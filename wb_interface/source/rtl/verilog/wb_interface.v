==> flow/design.v <==
`timescale 1ns/100ps
module wb_interface (
	clk,				 
	a_reset_l,	
	wb_ack_i,
	wb_we_o,
	wb_stb_o,
	wb_cyc_o,
	wb_adr_o,
	wb_dat_i,
	wb_dat_o,
	intr_h,
	intr_ack_h,
	sync_h,
	addr_i,				 
	data_i,
	data_o,
	we_i,
	start_i,
	busy_o,
	valid_o,
	intr,
	intr_ack,
	sync		
);
parameter data_wl = 16;
parameter adr_wl  = 16;
input	clk;
input	a_reset_l;
input	wb_ack_i;
output	wb_we_o;
output	wb_stb_o;
output	wb_cyc_o;
output	[adr_wl-1:0]	wb_adr_o;
input	[data_wl-1:0]	wb_dat_i;
output	[data_wl-1:0]	wb_dat_o;
input	intr_h;
output	intr_ack_h;
input	sync_h;
input	[adr_wl-1:0]	addr_i;
input	we_i;
input	[data_wl-1:0]	data_i;
output	[data_wl-1:0]	data_o;
input   start_i;
output	busy_o;
output	valid_o;
output	intr;
input	intr_ack;
output	sync;
reg	wb_we_o,  nxt_wb_we_o;
reg	wb_stb_o, nxt_wb_stb_o;
reg	wb_cyc_o, nxt_wb_cyc_o;
reg	busy_o, nxt_busy_o;
reg	valid_o, nxt_valid_o;
reg 	wb_ack_reg;
reg	[adr_wl-1:0]	wb_adr_o, nxt_wb_adr_o;
reg	[data_wl-1:0]	wb_dat_o, nxt_wb_dat_o;
reg	[data_wl-1:0]	data_o;
assign intr 		= intr_h;
assign intr_ack_h 	= intr_ack;
assign sync 		= sync_h;
reg [4:0] current_state, nxt_state;
localparam [4:0]
IDLE   	= 5'b00001,
WAIT 	= 5'b00010;
always @(posedge clk or negedge a_reset_l)
	begin
		if (a_reset_l == 1'b0)	
			begin
				current_state	<= IDLE;
				wb_ack_reg		<= 'b0;
				wb_we_o 		<= 'b0;
				wb_stb_o		<= 'b0;
				wb_cyc_o 		<= 'b0;
				wb_adr_o		<= 'b0;
				wb_dat_o		<= 'b0;
				data_o			<= 'b0;
				busy_o			<= 'b0;
				valid_o			<= 'b0;
			end
		else
			begin
				current_state 	<= nxt_state;
				wb_ack_reg		<= wb_ack_i; 
				wb_we_o 	 	<= nxt_wb_we_o;
				wb_stb_o	 	<= nxt_wb_stb_o;
				wb_cyc_o	 	<= nxt_wb_cyc_o;
				busy_o			<= nxt_busy_o;
				valid_o 		<= nxt_valid_o;
				wb_adr_o		<= nxt_wb_adr_o;
				wb_dat_o		<= nxt_wb_dat_o;
				data_o			<= wb_dat_i;	
			end
	end
always @(*)
	begin	
		nxt_state 		= current_state;
		nxt_wb_we_o		= wb_we_o;
		nxt_wb_stb_o	= wb_stb_o;
		nxt_wb_cyc_o	= wb_cyc_o;
		nxt_busy_o		= busy_o;
		nxt_valid_o		= valid_o;
		nxt_wb_adr_o	= wb_adr_o;
		nxt_wb_dat_o	= wb_dat_o;
		case(current_state)
			IDLE:				
				begin
					if(we_i == 1'b1 && start_i == 1'b1 ) begin
						nxt_state		= WAIT;
						nxt_wb_we_o 	= 1'b1;
						nxt_wb_stb_o	= 1'b1;
						nxt_wb_cyc_o	= 1'b1;
						nxt_busy_o		= 1'b1;
						nxt_valid_o		= 1'b0;
						nxt_wb_adr_o 	= addr_i;
						nxt_wb_dat_o	= data_i;
						end
					else if(we_i == 1'b0 && start_i == 1'b1) begin
						nxt_state 		= WAIT;
						nxt_wb_we_o 	= 1'b0;
						nxt_wb_stb_o	= 1'b1;
						nxt_wb_cyc_o	= 1'b1;
						nxt_busy_o	    = 1'b1;
						nxt_valid_o	    = 1'b0;
						nxt_wb_adr_o 	= addr_i;
						nxt_wb_dat_o	= data_i;
						end
					else
						begin
						nxt_state 	    = IDLE;
						nxt_wb_we_o 	= 1'b0;
						nxt_wb_stb_o	= 1'b0;
						nxt_wb_cyc_o	= 1'b0;
						end
				end
			WAIT:
				begin
					if(wb_ack_reg == 1'b0)		 
						begin
							nxt_state  		= WAIT;
							nxt_wb_we_o 	= 1'b0;
							nxt_wb_stb_o	= 1'b0;
							nxt_wb_cyc_o	= 1'b0;
							nxt_busy_o		= 1'b1;
							nxt_valid_o		= 1'b0;
						end
					else
						begin
							nxt_state 	= IDLE;
							nxt_busy_o	= 1'b0;
							nxt_valid_o	= 1'b1;
						end
				end
			default:
				begin
					nxt_state = IDLE;
				end
		endcase
	end 
endmodule
**Reports on wb_interface**

What the tools print for wb_interface, step after step.
Lines are those of the file above, counted from 1.
Operators carry their Yosys type and port widths (W data, S select, Z words).
A cell with - has no value.

- Design top: wb_interface
- Clock port: clk
- Cell library: sky130hd
- Corner: tt_025C_1v80

**Word level**

Counts by Yosys on the flattened word-level netlist (proc, flatten, opt, wreduce; memories kept). Register bits leave out memories and registers merged into their read ports (data or address). Print and check cells are left out. Cells with the same type and inputs are merged into one.

- Flip-flop bits (word level): 55
- Output and inout port bits: 56
- Elaborated cells: 43

- Equality and inequality tests: 4
- Mux-type cells: 22
- Bitwise operators: 1
- Reductions and logical operators: 7

Operators by type and width:

| cell | number |
|---|---|
| $mux W16 | 4 |
| $mux W1 | 10 |
| $pmux W1 S2 | 4 |
| $reduce_and A2 Y1 | 3 |
| $mux W2 | 3 |
| $reduce_bool A2 Y1 | 2 |
| $pmux W2 S2 | 1 |
| $ne A3 B3 Y1 const B | 1 |
| $logic_and A1 B1 Y1 | 2 |
| $eq A2 B1 Y1 const B | 1 |
| $eq A2 B2 Y1 const B | 1 |
| $ne A2 B2 Y1 const B | 1 |
| $not A1 Y1 | 1 |

**Depth**

Yosys ltp: most cells in a row. Word level: on the elaborated netlist, between registers, memories and ports. Mapped: between sequential cells and ports; inverters and the memories' decode and read muxes count.

- Depth after elaboration: 5
- ABC_AREA: 0
- Gate-level depth with buffers: 4
- Mapped depth without buffers: 3

**Mapped cells and area**

Yosys stat after the flow's synthesis: flattened, memories mapped to cells. It holds for the ABC_AREA given above (unset counts as 0); a run with the other value may have another netlist.
Totals and module areas in this step are rounded.

Cell types:

| cell | number |
|---|---|
| sky130_fd_sc_hd__dfrtp_1 | 54 |
| sky130_fd_sc_hd__mux2_4 | 27 |
| sky130_fd_sc_hd__mux2_2 | 5 |
| sky130_fd_sc_hd__buf_6 | 3 |
| sky130_fd_sc_hd__buf_4 | 4 |
| sky130_fd_sc_hd__dfstp_2 | 1 |
| sky130_fd_sc_hd__o21ai_0 | 4 |
| sky130_fd_sc_hd__a21o_1 | 2 |
| sky130_fd_sc_hd__inv_1 | 3 |
| sky130_fd_sc_hd__o2bb2ai_1 | 1 |
| sky130_fd_sc_hd__nand2_1 | 2 |
| sky130_fd_sc_hd__nor3b_1 | 1 |
| sky130_fd_sc_hd__nand2_2 | 1 |
| sky130_fd_sc_hd__nand2b_1 | 1 |
| sky130_fd_sc_hd__nor2b_1 | 1 |
| sky130_fd_sc_hd__a21oi_1 | 1 |

- Cells in the netlist: 111
- Chip area (Yosys): 0.002 mm²
- Sequential area: 0.00138 mm²
- Flip-flop cells: 55
- Buffers: 7

**Path before layout**

Source: OpenSTA report_checks on the synthesized netlist (no wires, ideal clock, input and output delay 20% of the period each), path of least setup slack; recovery checks are left aside. Register names are those of the netlist, which keeps one name where synthesis merged equal registers.

- Path kind: register -> register
- Start: register current_state
- End: register wb_adr_o[10]
- Clock period: 2530 ps
- Setup time: 125 ps
- Time at the first pin: 0 ps
- Data arrival time: 1125 ps
- Required time: 2405 ps
- Slack: 1280 ps
- Delay of the path: 1250 ps
- Stages: 4
- Period reached after synthesis: 1250 ps

"delay of the path" = arrival - input delay + setup time.
"stages": output pins that drive a net of the path, with the launching flip-flop's if there is one; two outputs of one cell count as two.
"period reached after synthesis" is the clock period less the worst setup slack; recovery checks do not enter. This is arithmetic on one report: input and output delays are still those of the set period (20% each).
An end named without its bit number is one bit of that signal or, where synthesis recoded a state register, one of its new flip-flops.

- Cell sequence: sky130_fd_sc_hd__dfstp_2 -> sky130_fd_sc_hd__nand2_2 -> sky130_fd_sc_hd__buf_6 -> sky130_fd_sc_hd__mux2_4

Ends and longest elaborated chain, post-synthesis:

| element | RTL line | source |
|---|---|---|
| start: assignment | 70 | `current_state <= IDLE;` |
| start: assignment | 83 | `current_state <= nxt_state;` |
| end: assignment | 75 | `wb_adr_o <= 'b0;` |
| end: assignment | 90 | `wb_adr_o <= nxt_wb_adr_o;` |
| end: declaration | 34 | `output [adr_wl-1:0] wb_adr_o;` |

Chain of elaborated cells between the ends: none given.

# Flow runs of wb_interface

Record of 2 stored runs of the RTL-to-layout flow on wb_interface, platform sky130hd. The runs are unordered. Constraints: input delay and output delay 20% of the set period each, output load 0.01 pF.
A setting shown as - is not set for that run.

| name | entry A | entry B |
|---|---|---|
| period_ns | 1.14 | 1.36 |
| CORE_UTILIZATION | 63 | 64 |
| SETUP_SLACK_MARGIN | 0.11 | - |
| PLACE_DENSITY | 0.77 | - |
| HOLD_SLACK_MARGIN | 0.03 | - |
| CORE_MARGIN | 6 | 6 |
| TNS_END_PERCENT | 80 | - |
| ABC_AREA | 0 | 0 |
| CTS_CLUSTER_SIZE | 67 | - |
| CAP_MARGIN | 20 | 20 |
| SLEW_MARGIN | 20 | 10 |
| PLACE_DENSITY_LB_ADDON | - | 0.04 |
| CELL_PAD_IN_SITES_GLOBAL_PLACEMENT | - | 2 |
| MAX_ROUTING_LAYER | - | met5 |

Entry A: unfinished; error GPL-0301 in placement
Entry B: unfinished; error FLW-0024 in placement
